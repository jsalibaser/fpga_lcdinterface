==> flow/design.v <==
`timescale 1ns / 1ps
module lcd_initialization(
    input clk,
    input nrst,
    output reg en,
    output reg rs,
    output reg db7,
    output reg db6,
    output reg db5,
    output reg db4
);
    reg [5:0] state;
    reg [32:0] delay_counter; 
    reg [3:0] outData;      
    reg task_done;          
    reg [32:0] max_counter; 
    always @(*) begin
        db7 = outData[3];
        db6 = outData[2];
        db5 = outData[1];
        db4 = outData[0];
    end
    task execute_sequence;
        input [3:0] data;  
        output reg finished;  
        begin
            if (delay_counter < 30) begin
                delay_counter <= delay_counter + 1;
                en <= 1;
                if (delay_counter == 29)
                    outData <= data;
            end else if (delay_counter < 50) begin
                delay_counter <= delay_counter + 1;
                if (delay_counter == 49)
                    en <= 0;
            end else begin
                delay_counter <= delay_counter + 1;
                if (delay_counter == max_counter) begin
                    delay_counter <= 0;
                    finished <= 1;
                end else
                    finished <= 0;
            end
        end
    endtask
    always @(posedge clk or negedge nrst) begin
        if (!nrst) begin
            outData <= 4'b0000;
            max_counter <= 1_500_000; 
            state <= 0;
            delay_counter <= 0;
            en <= 0;
            rs <= 0;
        end else begin
            case (state)
                0: begin
                    en <= 0;
                    rs <= 0;
                    if (delay_counter < max_counter)
                        delay_counter <= delay_counter + 1;
                    else begin
                        delay_counter <= 0;
                        max_counter <= 5000;  
                        state <= 1;
                    end
                end
                1: begin
                    execute_sequence(4'b0011, task_done);
                    if (task_done) begin
                        max_counter <= 410_000;
                        state <= 2;
                    end
                end
                2: begin
                    en <= 0;
                    if (delay_counter < max_counter)
                        delay_counter <= delay_counter + 1;
                    else begin
                        delay_counter <= 0;
                        max_counter <= 5000;  
                        state <= 3;
                    end
                end
                3: begin
                    execute_sequence(4'b0011, task_done);
                    if (task_done) begin
                        max_counter <= 10_000;  
                        state <= 4;
                    end
                end
                4: begin
                    en <= 0;
                    if (delay_counter < max_counter)
                        delay_counter <= delay_counter + 1;
                    else begin
                        delay_counter <= 0;
                        max_counter <= 5000;  
                        state <= 5;
                    end
                end
                5: begin
                    execute_sequence(4'b0011, task_done);
                    if (task_done) begin
                        max_counter <= 5000;  
                        state <= 6;
                    end
                end
                6: begin
                    execute_sequence(4'b0010, task_done);
                    if (task_done) begin
                        max_counter <= 200;  
                        state <= 7;
                    end
                end
                7: begin
                    execute_sequence(4'b0010, task_done);
                    if (task_done) begin
                        max_counter <= 5000;  
                        state <= 8;
                    end
                end
                8: begin
                    execute_sequence(4'b1000, task_done);
                    if (task_done) begin
                        max_counter <= 200;  
                        state <= 9;
                    end
                end
                9: begin
                    execute_sequence(4'b0000, task_done);
                    if (task_done) begin
                        max_counter <= 5000;  
                        state <= 10;
                    end
                end
                10: begin
                    execute_sequence(4'b1000, task_done);
                    if (task_done) begin
                        max_counter <= 200;  
                        state <= 11;
                    end
                end
                11: begin
                    execute_sequence(4'b0000, task_done);
                    if (task_done) begin
                        max_counter <= 1_600_000;  
                        state <= 12;
                    end
                end
                12: begin
                    execute_sequence(4'b0001, task_done);
                    if (task_done) begin
                        max_counter <= 200;  
                        state <= 13;
                    end
                end
                13: begin
                    execute_sequence(4'b0000, task_done);
                    if (task_done) begin
                        max_counter <= 5000;  
                        state <= 14;
                    end
                end
                14: begin
                    execute_sequence(4'b0110, task_done);
                    if (task_done) begin
                        max_counter <= 200;  
                        state <= 15;
                    end
                end
                15: begin
                    execute_sequence(4'b0000, task_done);
                    if (task_done) begin
                        max_counter <= 5000;  
                        state <= 16;
                    end
                end
                16: begin
                    execute_sequence(4'b1111, task_done);
                    if (task_done) begin
                        max_counter <= 200;  
                        state <= 17;
                    end
                end
                17: begin
                    execute_sequence(4'b0000, task_done);
                    if (task_done) begin
                        max_counter <= 5000;  
                        state <= 18;
                    end
                end
                18: begin
                    execute_sequence(4'b0000, task_done);
                    if (task_done) begin
                        max_counter <= 15;  
                        state <= 19;
                    end
                end
                19: begin
                    rs <= 1;  
                    if (delay_counter < max_counter)
                        delay_counter <= delay_counter + 1;
                    else begin
                        delay_counter <= 0;
                        max_counter <= 200;  
                        state <= 20;
                    end
                end
                20: begin
                    execute_sequence(4'b0100, task_done);  
                    if (task_done) begin
                        max_counter <= 5000;  
                        state <= 21;
                    end
                end
                21: begin
                    execute_sequence(4'b1010, task_done);  
                    if (task_done) begin
                        max_counter <= 200;  
                        state <= 22;
                    end
                end
                22: begin
                    execute_sequence(4'b0100, task_done);  
                    if (task_done) begin
                        max_counter <= 5000;  
                        state <= 23;
                    end
                end
                23: begin
                    execute_sequence(4'b0101, task_done);
                    if (task_done) begin
                        max_counter <= 200;  
                        state <= 24;
                    end
                end
                24: begin
                    execute_sequence(4'b0100, task_done);  
                    if (task_done) begin
                        max_counter <= 5000;  
                        state <= 25;
                    end
                end
                25: begin
                    execute_sequence(4'b1000, task_done); 
                    if (task_done) begin
                        max_counter <= 200;  
                        state <= 26;
                    end
                end
                26: begin
                    execute_sequence(4'b0100, task_done);  
                    if (task_done) begin
                        max_counter <= 5000;  
                        state <= 27;
                    end
                end
                27: begin
                    execute_sequence(4'b0001, task_done);
                    if (task_done) begin
                        max_counter <= 200;  
                        state <= 28;
                    end
                end
                28: begin
                    execute_sequence(4'b0100, task_done);  
                    if (task_done) begin
                        max_counter <= 5000;  
                        state <= 29;
                    end
                end
                29: begin
                    execute_sequence(4'b0100, task_done);
                    if (task_done) begin
                        max_counter <= 15;  
                        state <= 30;
                    end
                end
                30: begin
                    rs <= 0;  
                    if (delay_counter < max_counter)
                        delay_counter <= delay_counter + 1;
                    else begin
                        delay_counter <= 0;
                        max_counter <= 200;  
                        state <= 31;
                    end
                end
                31: begin
                    execute_sequence(4'b1100, task_done);  
                    if (task_done) begin
                        max_counter <= 5000;  
                        state <= 32;
                    end
                end
                32: begin
                    execute_sequence(4'b0000, task_done);
                    if (task_done) begin
                        max_counter <= 15;  
                        state <= 33;
                    end
                end
                33: begin
                    rs <= 1;  
                    if (delay_counter < max_counter)
                        delay_counter <= delay_counter + 1;
                    else begin
                        delay_counter <= 0;
                        max_counter <= 200;  
                        state <= 34;
                    end
                end
                34: begin
                    execute_sequence(4'b0100, task_done);  
                    if (task_done) begin
                        max_counter <= 5000;  
                        state <= 35;
                    end
                end
                35: begin
                    execute_sequence(4'b0001, task_done);  
                    if (task_done) begin
                        max_counter <= 200;  
                        state <= 36;
                    end
                end
                36: begin
                    execute_sequence(4'b0100, task_done);  
                    if (task_done) begin
                        max_counter <= 5000;  
                        state <= 37;
                    end
                end
                37: begin
                    execute_sequence(4'b1100, task_done);  
                    if (task_done) begin
                        max_counter <= 200;  
                        state <= 38;
                    end
                end
                38: begin
                    execute_sequence(4'b0100, task_done);  
                    if (task_done) begin
                        max_counter <= 5000;  
                        state <= 39;
                    end
                end
                39: begin
                    execute_sequence(4'b1001, task_done);  
                    if (task_done) begin
                        max_counter <= 200;  
                        state <= 40;
                    end
                end
                40: begin
                    execute_sequence(4'b0100, task_done);  
                    if (task_done) begin
                        max_counter <= 5000;  
                        state <= 41;
                    end
                end
                41: begin
                    execute_sequence(4'b0010, task_done); 
                    if (task_done) begin
                        max_counter <= 200;  
                        state <= 42;
                    end
                end
                42: begin
                    execute_sequence(4'b0100, task_done);
                    if (task_done) begin
                        max_counter <= 5000;  
                        state <= 43;
                    end
                end
                43: begin
                    execute_sequence(4'b0001, task_done); 
                    if (task_done) begin
                        max_counter <= 200;  
                        state <= 44;
                    end
                end
                44: begin
                    execute_sequence(4'b0101, task_done);
                    if (task_done) begin
                        max_counter <= 5000;  
                        state <= 45;
                    end
                end
                45: begin
                    execute_sequence(4'b0011, task_done);
                    if (task_done) begin
                        max_counter <= 200;  
                        state <= 46;
                    end
                end
                46: begin
                    execute_sequence(4'b0100, task_done); 
                    if (task_done) begin
                        max_counter <= 5000;  
                        state <= 47;
                    end
                end
                47: begin
                    execute_sequence(4'b0101, task_done);  
                    if (task_done) begin
                        max_counter <= 200;  
                        state <= 48;
                    end
                end
                48: begin
                    execute_sequence(4'b0101, task_done);  
                    if (task_done) begin
                        max_counter <= 5000;  
                        state <= 49;
                    end
                end
                49: begin
                    execute_sequence(4'b0010, task_done);  
                    if (task_done) begin
                        max_counter <= 201_000_000;  
                        state <= 50;
                    end
                end
                50: begin
                    rs <= 0;  
                    if (delay_counter < max_counter)
                        delay_counter <= delay_counter + 1;
                    else begin
                        delay_counter <= 0;
                        max_counter <= 200;  
                        state <= 51;
                    end
                end
                51: begin
                    execute_sequence(4'b0000, task_done);  
                    if (task_done) begin
                        max_counter <= 5000;  
                        state <= 52;
                    end
                end
                52: begin
                    execute_sequence(4'b0001, task_done);
                    if (task_done) begin
                        max_counter <= 200;  
                        state <= 53;  
                    end
                end
                53: begin
                    execute_sequence(4'b0000, task_done);
                    if (task_done) begin
                        max_counter <= 5000;  
                        state <= 54;
                    end
                end
                54: begin
                    execute_sequence(4'b1111, task_done);
                    if (task_done) begin
                        max_counter <= 1_600_000;  
                    end
                end
            endcase
        end
    end
endmodule
# Reports on lcd_initialization
# Tool output for the design above, in the order of the flow.
# Line numbers count from 1 in the design file above.
# Operators carry their Yosys type and port widths (W data, S select, Z words).
# Library cell names are shortened.
# The mark -- stands for no value.
[design]
top_module = "lcd_initialization"
clock = "clk"
lib = "sky130hd"
lib_corner = "tt_025C_1v80"

# Word-level counts
# Counts by Yosys on the flattened word-level netlist (proc, flatten, opt, wreduce; memories kept). Register bits leave out memories and registers merged into their read ports (data or address). Print and check cells are left out.
[classes]
add_sub_neg = 1
compare = 3
eq_ne = 140
n_mux = 141
reduce_logical = 25
[ops]
columns = ["op", "n"]
rows = [
  ["$mux W33", 54],
  ["$pmux W33 S50", 1],
  ["$pmux W6 S54", 1],
  ["$mux W6", 54],
  ["$eq A6 B6 Y1 const B", 23],
  ["$ne A2 B2 Y1 const B", 63],
  ["$eq A6 B5 Y1 const B", 16],
  ["$mux W4", 24],
  ["$pmux W33 S2", 1],
  ["$reduce_and A55 Y1", 1],
  ["$reduce_bool A55 Y1", 1],
  ["$reduce_bool A54 Y1", 1],
  ["$reduce_and A51 Y1", 1],
  ["$reduce_bool A49 Y1", 1],
  ["$reduce_bool A48 Y1", 1],
  ["$reduce_or A48 Y1", 1],
  ["$eq A6 B4 Y1 const B", 8],
  ["$pmux W4 S12", 1],
  ["$ne A2 B1 Y1 const B", 18],
  ["$add A33 B1 Y33 const B", 1],
  ["$lt A33 B33 Y1", 1],
  ["$eq A33 B33 Y1", 1],
  ["$lt A33 B5 Y1 const B", 1],
  ["$eq A33 B5 Y1 const B", 1],
  ["$lt A33 B6 Y1 const B", 1],
  ["$eq A33 B6 Y1 const B", 1],
  ["$reduce_and A25 Y1", 1],
  ["$eq A6 B3 Y1 const B", 4],
]
# Other operator kinds: 15; their cells: 27.
[bits]
reg_bits = 78
inputBits = 2
output_inout_bits = 6

# Logic depth
# Longest topological path by Yosys (ltp), each cell counted once; first at word level (registers and memories cut), then after technology mapping (sequential cells cut; the memories' decode and read muxes count).
[logic_depth]
word_depth = 5
ABC_AREA = 0
ltp_mapped = 9
mapped_depth_nobuf = 8

# Netlist
# Source: synth_stat.txt of the flow (Yosys; design flattened, memories mapped). It holds for the ABC_AREA given above (unset counts as 0); a run with the other value may have another netlist.
[synth_totals]
cell_count = 488
mapped_area_um2 = 4350.4
seqArea_um2 = 1587.8
flip_flops = 63
[by_type]
columns = ["cell_type", "n"]
rows = [
  ["dfrtp_1", 54],
  ["ha_1", 29],
  ["dfstp_2", 9],
  ["nor2_1", 58],
  ["xor2_1", 24],
  ["a21oi_1", 29],
  ["nand2_1", 37],
  ["and2_1", 17],
  ["inv_1", 28],
  ["nand4_1", 16],
  ["nor4_1", 12],
  ["xnor2_1", 8],
  ["mux2_2", 6],
  ["nand3_1", 13],
  ["nand2b_1", 10],
  ["clkbuf_1", 15],
  ["o21ai_0", 11],
  ["a21o_1", 6],
]
# Not listed: further types 50, cells in them 106.

# Path before layout
# Source: OpenSTA report_checks on the synthesized netlist (no wires, ideal clock, input and output delay 20% of the period each), path of least setup slack; recovery checks are left aside. Register names are those of the netlist, which keeps one name where synthesis merged equal registers.
[synth_path]
path_kind = "reg2reg"
start = "register delay_counter[25]"
end = "register delay_counter[15]"
tclk_ns = 2.48
setup_ns = 0.119
launch_ns = 0.000
arrival_time_ns = 2.318
path_slack_ns = 0.043
delay_ns = 2.437
path_stages = 9
period_less_setup_slack_ns = 2.437
# "delay_ns" = arrival - input delay + setup time.
# "path_stages" counts driving pins, that of a launching flip-flop among them; a cell with two outputs on the path counts twice.
# "period_less_setup_slack_ns" = period - worst setup slack (recovery checks aside). The figure is calculated, with input and output delays left at 20% of the set period.
# Between the ends stands the longest chain of elaborated cells between them, by number of cells; it is not shown to be the way that was timed. Of several equally long chains one is given.
# Each line given opens the expression or statement behind the cell; cells for indexed reads and writes are added by Yosys, which also makes memories of some case tables.
# At most two assigning lines are given for a register; there are more.
[synth_via]
cell_sequence = "dfrtp_1 ha_1 or4b_2 nor4_4 a31oi_2 o21a_1 o211ai_4 buf_6 nor2_1"
elab_chain_len = 5
cone_cells = 9
classes_between = "compare (3); eq/ne (1); mux (5)"
[synth_rtl]
columns = ["element", "line", "rtl"]
rows = [
  ["from (decl)", 13, "reg [32:0] delay_counter;"],
  ["from (assign)", 60, "delay_counter <= delay_counter + 1;"],
  ["from (assign)", 77, "delay_counter <= delay_counter + 1;"],
  ["$eq A33 B33 Y1", 38, "if (delay_counter == max_counter) begin"],
  ["$mux W33", 38, ""],
  ["$mux W33", 32, "end else if (delay_counter < 50) begin"],
  ["$mux W33", 27, "if (delay_counter < 30) begin"],
  ["$pmux W33 S2", 55, "case (state)"],
  ["to (assign)", 60, ""],
  ["to (assign)", 77, ""],
  ["to (decl)", 13, ""],
]

# Worst path after layout
# Path of least setup slack in the final report of flow run B (OpenROAD, finished layout, wires in). Where an end is a register, its clock arrival counts in the times.
[layout_path]
path_kind = "reg2reg"
start = "register max_counter[25]"
end = "register state"
tclk_ns = 2.85
setup_ns = 0.12
launch_ns = 0.34
arrival_time_ns = 2.88
path_slack_ns = 0.19
path_stages = 9
# Where an end lacks its bit number, it is one bit of the signal, or one of the new flip-flops if synthesis recoded a state register.
# At most two assigning lines are given for a register; there are more.
[layout_via]
cell_sequence = "dfrtp_1 inv_1 ha_1 or4b_2 nor4_4 a31oi_2 o21ai_2 nor2_2 o41ai_1"
[layout_rtl]
columns = ["element", "line", "rtl"]
rows = [
  ["from (decl)", 16, "reg [32:0] max_counter;"],
  ["from (assign)", 49, "max_counter <= 1_500_000;"],
  ["from (assign)", 63, "max_counter <= 5000;"],
  ["to (assign)", 50, "state <= 0;"],
  ["to (assign)", 64, "state <= 1;"],
  ["to (decl)", 12, "reg [5:0] state;"],
]
# Chain of elaborated cells between the ends: none given.

# Measured data: module lcd_initialization, platform sky130hd, 2 stored runs of the flow under differing settings, order arbitrary. Input and output delays are each 20% of the period that was set; the output load is 0.01 pF.
# By "timing.achieved_period_ns" is meant the clock period of the run minus its worst setup slack. This is arithmetic on one report: input and output delays are still those of the set period (20% each).
# "critical_path_time_ns" means the part of the period allowed to the worst setup path (the constraints hold back 20% at inputs and 20% at outputs) less its slack; where the path has registers, the arrival times of their clocks count too.
# "totalPower_mw" rests on the timing tool's default activity at the inputs, not on a simulated workload.

[[run]]
name = "flow run A"
[run.settings]
period_ns = 2.79
CORE_UTILIZATION = 54
SETUP_SLACK_MARGIN = 0.09
PLACE_DENSITY_LB_ADDON = 0.14
HOLD_SLACK_MARGIN = 0.09
CORE_ASPECT_RATIO = 0.63
CELL_PAD_IN_SITES_DETAIL_PLACEMENT = 2
TNS_END_PERCENT = 25
ABC_AREA = 1
CTS_CLUSTER_SIZE = 91
CAP_MARGIN = 35
MIN_ROUTING_LAYER = "met2"
CORE_MARGIN = 2
SLEW_MARGIN = 20
[run.results]
outcome = "unfinished; error DPL-0033 in placement"

[[run]]
name = "flow run B"
[run.settings]
period_ns = 2.85
CORE_UTILIZATION = 72
CTS_CLUSTER_SIZE = 78
CTS_CLUSTER_DIAMETER = 23
CAP_MARGIN = 20
CORE_MARGIN = 2
SLEW_MARGIN = 20
[run.results]
critical_path_time_ns = 2.66
critical_path_kind = "reg2reg"
die_footprint_um2 = 6679.8
totalPower_mw = 1.703
final_util_pct = 80.1
synth_area_um2 = 4350.4
setupTns_ns = 0.000
post_route_stdcell_area_um2 = 4712.0
timing.achieved_period_ns = 2.657
timing.setup.ws_ns = 0.193
